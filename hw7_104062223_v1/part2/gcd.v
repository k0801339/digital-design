==> flow/design.v <==
module GCD (
  input wire CLK,
  input wire RST_N,
  input wire [7:0] A,
  input wire [7:0] B,
  input wire START,
  output reg [7:0] Y,
  output reg DONE,
  output reg ERROR
);
  reg found, swap;
  reg [7:0] reg_a, reg_b, data_a, data_b, next_a, next_b;
  reg [7:0] diff;
  reg error_next;
  reg [1:0] state, state_next;
  parameter [1:0] IDLE = 2'b00;
  parameter [1:0] CALC = 2'b01;
  parameter [1:0] FINISH = 2'b10;
  always @(posedge CLK or negedge RST_N) begin
	if(!RST_N) state <= IDLE;
	else state <= state_next;
  end
  always @(*) begin
	state_next = IDLE;
	error_next = 1'b0;
	DONE = 1'b0;
	case (state)
		IDLE: begin
		  if(!START) begin
			state_next = IDLE;
			error_next = 1'b0;
		  end else begin
			state_next = CALC;
			error_next = (A==0 || B==0);
		  end
		end
		CALC: begin
		  if(!found && !ERROR) begin
			state_next = CALC;
			error_next = ERROR;
		  end else if(found || ERROR) begin
			state_next = FINISH;
			error_next = ERROR;
		  end
		end
		FINISH: begin
		  state_next = IDLE;
		  error_next = 1'b0;
		  DONE = 1'b1;
		end
	endcase
  end
  always @(posedge CLK or negedge RST_N) begin
	if(!RST_N) ERROR <= 1'b0;
	else ERROR <= error_next;
  end
  always @(posedge CLK or negedge RST_N) begin
	if(!RST_N) Y <= 0;
	else Y <= data_a;
  end
  always @(posedge CLK or negedge RST_N) begin
	if(!RST_N) begin
	  reg_a = 0;
	  reg_b = 0;
	end else begin
	  reg_a = next_a;
	  reg_b = next_b;
	end
  end
  always @(*) begin
	if(START==1) begin
	  next_a = A;
	  next_b = B;
	end else begin
	  next_a = diff;
	  next_b = data_b;
	end
  end
  always @(*) begin
	swap = (reg_b>reg_a)? 1'b1 : 1'b0;
	if(swap==1) begin
	  data_a = reg_b;
	  data_b = reg_a;
	end else begin
	  data_a = reg_a;
	  data_b = reg_b;
	end
	diff = data_a - data_b;
	found = (reg_a==reg_b || A==B)? 1'b1 : 1'b0;
  end
endmodule
# Tool chain data of GCD
# What the tools print for GCD, step after step.
# Line numbers count from 1 in the design file above.
# Library cell names are shortened.
# The mark - stands for no value.
dict set report inputs {
  top {GCD}
  clock_port {CLK}
  lib {sky130hd}
  pvt_corner {tt_025C_1v80}
}

# Word level
# Yosys after proc, flatten, opt, wreduce and memory -nomap, before mapping. Memory bits, and registers merged into a memory's read port (data or address), are not among the register bits. Print and check cells are not counted. Equal cells are merged and count once.
dict set report word_totals {
  regBits 27
  inputBits 19
  out_inout_bits 10
}
dict set report op_classes {
  n_addsub 1
  compare 1
  eq_ne 6
  mux 15
  reduce_logical 10
}
# cell n
set ops {}
lappend ops {{8-bit 2-to-1 mux} 4}
lappend ops {{8-bit equality test} 2}
lappend ops {{8-bit logical NOT} 2}
lappend ops {{8-bit subtractor} 1}
lappend ops {{8-bit > comparator} 1}
lappend ops {{1-bit 2-to-1 mux} 7}
lappend ops {{2-bit inequality test with constant B} 2}
lappend ops {{2-bit case mux with 2-bit select} 1}
lappend ops {{2-bit 2-to-1 mux} 2}
lappend ops {{1-bit logical OR} 3}
lappend ops {{1-bit logical NOT} 2}
lappend ops {{2-bit by 1-bit equality test with 1-bit output with constant B} 1}
lappend ops {{2-bit equality test with constant B} 1}
lappend ops {{2-bit logical NOT} 1}
lappend ops {{2-bit AND reduction} 1}
lappend ops {{1-bit case mux with 2-bit select} 1}
lappend ops {{1-bit logical AND} 1}

# Logic depth
# Yosys ltp: most cells in a row. Word level: on the elaborated netlist, between registers, memories and ports. Mapped: between sequential cells and ports; inverters and the memories' decode and read muxes count.
dict set report depth {
  depth_word 7
  ABC_AREA 0
  depth_mapped 15
  ltp_nobuf 14
}

# After synthesis
# Source: synth_stat.txt of the flow (Yosys; design flattened, memories mapped). It holds for the ABC_AREA given above (unset counts as 0); a run with the other value may have another netlist.
# Totals and module areas in this step are rounded.
dict set report synth_totals {
  cells 205
  yosys_area_mm2 0.0018
  seq_area_mm2 0.0007
  flip_flops 28
}
# cell_type n type_area_um2
set by_type {}
lappend by_type {dfrtp_1 27 675.648}
lappend by_type {nand2_1 32 120.115}
lappend by_type {ha_1 9 112.608}
lappend by_type {o21ai_0 19 95.091}
lappend by_type {xor2_1 10 87.584}
lappend by_type {a21oi_1 14 70.067}
lappend by_type {nor4_1 10 62.56}
lappend by_type {nor2_1 14 52.55}
lappend by_type {inv_1 13 48.797}
lappend by_type {nor2b_1 5 31.28}
lappend by_type {o21ai_1 6 30.029}
lappend by_type {dfstp_2 1 26.275}
lappend by_type {xnor2_1 3 26.275}
lappend by_type {nand3_1 5 25.024}
lappend by_type {buf_6 2 22.522}
lappend by_type {nor3_4 1 16.266}
lappend by_type {o41ai_2 1 16.266}
lappend by_type {a211oi_1 2 15.014}
# Not listed: further types 26, cells in them 31.

# Path before layout
# Path of least setup slack by OpenSTA after synthesis, without wires, with an ideal clock, recovery checks aside; 20% of the period is set as input and as output delay. Where synthesis merged equal registers, the netlist keeps one of their names.
dict set report synth_timing {
  path_type {flip-flop to flip-flop}
  startpoint {register reg_b[3]}
  endpoint {register reg_a[6]}
  period_ns 3.58
  setup_ns 0.131
  t_first_pin_ns 0.000
  t_arrival_ns 2.710
  required_ns 3.449
  slack_ns 0.739
  delay_ns 2.841
  driving_pins 15
  n_path_buf 2
  synth_period_reached_ns 2.841
}
# "delay_ns" = arrival - input delay + setup time.
# "driving_pins" counts driving pins, that of a launching flip-flop among them; a cell with two outputs on the path counts twice.
# "synth_period_reached_ns" = period - worst setup slack (recovery checks aside). The figure is calculated, with input and output delays left at 20% of the set period.
# The rows between start and end are the longest chain of elaborated cells between them; the timing report does not say that the signal goes this way. Where chains are equally long, one stands for them.
# Each line given opens the expression or statement behind the cell; cells for indexed reads and writes are added by Yosys, which also makes memories of some case tables.
dict set report synth_via {
  path_cell_list {dfrtp_1 -> ha_1 -> nand2_2 -> o21bai_1 -> a211oi_2 -> or2_4 -> buf_6 -> clkbuf_1 -> a21oi_1 -> ha_1 -> a311oi_2 -> o2bb2ai_1 -> o21ai_1 -> xnor2_1 -> o21ai_1}
  elab_chain_cells 5
  cells_between 6
}
# item line
set synth_lines {}
lappend synth_lines {{start: declaration} 12} ;# reg [7:0] reg_a, reg_b, data_a, data_b, next_a, next_b;
lappend synth_lines {{start: assignment} 64} ;# reg_b = 0;
lappend synth_lines {{start: assignment} 67} ;# reg_b = next_b;
lappend synth_lines {{8-bit > comparator} 80} ;# swap = (reg_b>reg_a)? 1'b1 : 1'b0;
lappend synth_lines {{1-bit 2-to-1 mux} 80}
lappend synth_lines {{8-bit 2-to-1 mux} 81} ;# if(swap==1) begin
lappend synth_lines {{8-bit subtractor} 88} ;# diff = data_a - data_b;
lappend synth_lines {{8-bit 2-to-1 mux} 71} ;# if(START==1) begin
lappend synth_lines {{end: assignment} 63} ;# reg_a = 0;
lappend synth_lines {{end: assignment} 66} ;# reg_a = next_a;
lappend synth_lines {{end: declaration} 12}

Ticket comment

Module GCD, platform sky130hd: 2 stored runs of the flow (Yosys, OpenROAD) with differing settings, in no particular order. Input and output delays are each 20% of the period that was set; the output load is 0.01 pF.

# run 1
==> flow/run.sh <==
#!/bin/bash
# the make line also repeats the synthesis and layout settings of config.mk as NAME=value (left out here)
make -C /OpenROAD-flow-scripts/flow DESIGN_CONFIG=/design/flow/config.mk WORK_HOME=/design/flow/orfs CLKGATE_MAP_FILE= finish
==> flow/config.mk <==
export PLATFORM = sky130hd
export DESIGN_NAME = GCD
export DESIGN_NICKNAME = GCD
export VERILOG_FILES = /design/flow/design.v
export SDC_FILE = /design/flow/constraint.sdc
export NUM_CORES = 4
export LEC_CHECK = 0
export ABC_AREA = 0
export CAP_MARGIN = 25
export CELL_PAD_IN_SITES_GLOBAL_PLACEMENT = 1
export CORE_MARGIN = 2
export CORE_UTILIZATION = 67
export CTS_CLUSTER_DIAMETER = 86
export GPL_ROUTABILITY_DRIVEN = 1
export SLEW_MARGIN = 20
==> flow/constraint.sdc <==
create_clock -name core_clock -period 3.21 [get_ports {CLK}]
set_input_delay 0.6420 -clock core_clock [delete_from_list [all_inputs] [get_ports {CLK}]]
set_output_delay 0.6420 -clock core_clock [all_outputs]
set_load 0.01 [all_outputs]

==> run 1: results <==
outcome="no final report: placement broke off with GPL-0301"

# run 2
==> flow/run.sh <==
#!/bin/bash
# the make line also repeats the synthesis and layout settings of config.mk as NAME=value (left out here)
make -C /OpenROAD-flow-scripts/flow DESIGN_CONFIG=/design/flow/config.mk WORK_HOME=/design/flow/orfs CLKGATE_MAP_FILE= finish
==> flow/config.mk <==
export PLATFORM = sky130hd
export DESIGN_NAME = GCD
export DESIGN_NICKNAME = GCD
export VERILOG_FILES = /design/flow/design.v
export SDC_FILE = /design/flow/constraint.sdc
export NUM_CORES = 4
export LEC_CHECK = 0
export CAP_MARGIN = 20
export CELL_PAD_IN_SITES_DETAIL_PLACEMENT = 0
export CORE_MARGIN = 2
export CORE_UTILIZATION = 71
export PLACE_DENSITY_LB_ADDON = 0.3
export SETUP_SLACK_MARGIN = -0.06
export SLEW_MARGIN = 20
==> flow/constraint.sdc <==
create_clock -name core_clock -period 1.97 [get_ports {CLK}]
set_input_delay 0.3940 -clock core_clock [delete_from_list [all_inputs] [get_ports {CLK}]]
set_output_delay 0.3940 -clock core_clock [all_outputs]
set_load 0.01 [all_outputs]

==> run 2: results <==
outcome="no final report: placement broke off with DPL-0038"
